==> flow/design.v <==
`timescale 1ns / 1ps
module ContadorConTrigger(
    input wire clk,          
    output reg trigger      
);
reg [32:0] contador1=0;         
parameter limitcount= 33'd8500000;  
parameter limittrig = 33'd3000;  
always @(posedge clk)
 begin
 if (contador1<limitcount)
 begin
    contador1<=contador1+1;
    if (contador1 < limittrig) 
	begin
        trigger <= 1'b1;
    end 
	else 
	begin
        trigger <= 1'b0;
    end
 end
else
begin
contador1<=0;
end
end
endmodule
module ContadorConEcho(
    input wire clk,            
    input wire echo,           
	input wire trigger,
    output reg [32:0] contador2=0  
);
always @(posedge clk) 
    begin
		if(echo==1)
			begin
				contador2=contador2+1;  
			end
		else if (trigger)
			begin 
				contador2=0;
			end
	end
endmodule
module Controlmotor(
    input clk,
    input wire [32:0] contador2,  
    input wire start,
    input wire color,
    output reg motor1in3, led1, motor1in4, motor2in2, motor2in1 
);
parameter L1=33'd304500;   
always @(posedge clk)  
begin
	if ((contador2>L1) && (start==1'b1))
		  begin
		  if (color==1)
			begin
				motor1in3 <= 1'b1;   
				motor1in4 <= 1'b0;   
				motor2in1 <= 1'b1;   
				motor2in2 <= 1'b0;   
				led1 <= 1'b1;
			end
          if (color==0)
			begin
				motor1in3 <= 1'b0;   
				motor1in4 <= 1'b1;   
				motor2in1 <= 1'b1;   
				motor2in2 <= 1'b0;   
				led1 <= 1'b0;
			end
	      end
	 if ((contador2<L1) && (start==1'b1))
	       if (color==1)
	       begin
				motor1in3 <= 1'b1;   
				motor1in4 <= 1'b0;   
				motor2in1 <= 1'b0;   
				motor2in2 <= 1'b1;   
				led1 <= 1'b1;
			end
	       if (color==0)
	       begin
				motor1in3 <= 1'b1;   
				motor1in4 <= 1'b0;   
				motor2in1 <= 1'b0;   
				motor2in2 <= 1'b1;   
				led1 <= 1'b1;
			end		
	if (start==0)
	       begin
				motor1in3 <= 1'b0;   
				motor1in4 <= 1'b0;   
				motor2in1 <= 1'b0;   
				motor2in2 <= 1'b0;   
				led1 <= 1'b1;
			end   
end	
endmodule
module top(
  input clk,
  input echo,
  input color,
  input start,
  output trig,
  output motor1in3,
  output led1,
  output motor1in4,
  output motor2in1,
  output motor2in2
);
  wire [32:0] s0;  
  ContadorConTrigger ContadorConTrigger_i0 (
    .clk( clk ),
    .trigger( trig )
  );
  ContadorConEcho ContadorConEcho_i1 (
    .clk( clk ),
    .echo( echo ),
	.trigger( trig ),
    .contador2( s0 )
  );
  Controlmotor Controlmotor_i2 (
    .clk( clk ),
    .contador2( s0 ),
    .color ( color ),
    .start( start ),
    .motor1in3( motor1in3 ),
    .led1( led1 ),
	.motor1in4( motor1in4 ),
	.motor2in1( motor2in1 ),
	.motor2in2( motor2in2 )
  );
endmodule
# From RTL to reports: top
# Tool output for the design above, in the order of the flow.
# Line numbers count from 1 in the design file above.
# Library cell names are shortened.
# A cell with -- has no value.
# inputs
top_module	top
clock_port	clk
lib	sky130hd
corner	tt_025C_1v80

# Elaborated design
# Source: Yosys, flattened and elaborated, memories not mapped. Widths are those after wreduce. Registers that Yosys merges into a memory's read port (data or address) are not register bits. Print and check cells do not count. Equal cells are merged and count once.
# bits
out_inout_bits	6
regBits	72
# op_classes
reduce_and_logical	5
cmp	4
eq_ne	1
mux	11
n_addsub	2
# ops
operator	count
33-bit by 1-bit adder with 33-bit output (second input constant)	2
33-bit 2-to-1 mux	2
33-bit by 12-bit < comparator with 1-bit output (second input constant)	1
33-bit by 19-bit greater-than comparator with 1-bit output (second input constant)	1
33-bit by 19-bit < comparator with 1-bit output (second input constant)	1
33-bit by 24-bit < comparator with 1-bit output (second input constant)	1
1-bit 2-to-1 mux	9
2-bit nonzero test	2
3-bit by 1-bit inequality test with 1-bit output (second input constant)	1
1-bit logical AND	2
2-bit AND reduction	1

# Depth
# Depth = most cells in a row (Yosys ltp): at word level without a register or memory, in the mapped netlist without a sequential cell, where the memories' decode and read muxes count.
# depth
ltp_word	5
ABC_AREA	1
mapped_depth	11
depth_no_buf	11

# Synthesis result
# Yosys stat after the flow's synthesis: flattened, memories mapped to cells. It holds for the ABC_AREA given above (unset counts as 0); a run with the other value may have another netlist.
# The area totals of this step are shown rounded.
# synth_totals
buf_cells	6
cell_count	519
yosys_area_um2	4040
flip_flops	70
# by_type
cell_type	count	area_total_um2
edfxtp_1	34	1.02E+03
dfxtp_1	36	720.691
nand2_1	102	382.867
inv_1	75	281.52
nor2_1	64	240.23
nor3_1	32	160.154
a21oi_1	31	155.149
nand3_1	29	145.139
xor2_1	11	96.342
nand4_1	14	87.584
nor2_2	13	81.328
nor2_4	7	78.826
o21ai_0	10	50.048
nand4_4	2	42.541
nor3_2	4	40.038
ha_1	3	37.536
nor3b_2	3	37.536
buf_6	3	33.782
# Other cell types: 26; their cells: 46.

# Worst setup path after synthesis
# OpenSTA on the mapped netlist: ideal clock, no wires. The path of least setup slack (recovery checks aside). Input and output delay are each 20% of the period. Register names are those of the netlist, which keeps one name where synthesis merged equal registers.
# synth_path
kind	reg2reg
from	register ContadorConEcho_i1.contador2[0]
to	register ContadorConEcho_i1.contador2[24]
slack_ps	576
arrival_ps	1403
t_first_pin_ps	0
setup_time_ps	261
delay_ps	1664
n_path_buf	0
path_stages	9
period_ps	2240
period_less_setup_slack_ps	1664
# "delay_ps" is the arrival time less input delay plus setup time.
# "path_stages": output pins that drive a net of the path, with the launching flip-flop's if there is one; two outputs of one cell count as two.
# "period_less_setup_slack_ps" is the clock period less the worst setup slack; recovery checks do not enter. This is arithmetic on one report: input and output delays are still those of the set period (20% each).
# The rows between start and end are the longest chain of elaborated cells between them; the timing report does not say that the signal goes this way. Where chains are equally long, one stands for them.
# A line is the first line of the expression or statement that the cell stems from. Yosys adds cells for indexed reads and writes and turns some case tables into memories.
# synth_between
cell_sequence	edfxtp_1 -> ha_1 -> nand2_2 -> nor2_4 -> nand2_4 -> nor2_4 -> nand4_2 -> nor3_1 -> nor3b_2
elab_chain_len	2
cone_cells	2
cone_lines	2
classes_between	add/sub: 1; mux: 1
# synth_lines
item	line_no	source
start: declaration	33	output reg [32:0] contador2=0
start: assignment	39	contador2=contador2+1;
start: assignment	43	contador2=0;
33-bit by 1-bit adder with 33-bit output	39
33-bit 2-to-1 mux	37	if(echo==1)
end: assignment	39
end: assignment	43
end: declaration	33

# Top module top; platform sky130hd; tools Yosys and OpenROAD; 2 stored runs in no particular order. Input and output delays are each 20% of the period that was set; the output load is 0.01 pF.
# Settings: - = not set for that run.
item,run 1,run 2
period_ns,1.25,3.1
CORE_UTILIZATION,58,72
SETUP_SLACK_MARGIN,0.34,0.5
PLACE_DENSITY_LB_ADDON,0.09,-
CELL_PAD_IN_SITES_DETAIL_PLACEMENT,1,2
ABC_AREA,1,1
MAX_ROUTING_LAYER,met5,-
CAP_MARGIN,20,20
CORE_MARGIN,2,9
SLEW_MARGIN,20,20
PLACE_DENSITY,-,0.76
CORE_ASPECT_RATIO,-,0.75
GPL_TIMING_DRIVEN,-,1
CTS_CLUSTER_SIZE,-,32
CTS_CLUSTER_DIAMETER,-,361
MIN_ROUTING_LAYER,-,met1
# Run 1: not finished: placement ended with error DPL-0033
# Run 2: not finished: placement ended with error DPL-0033
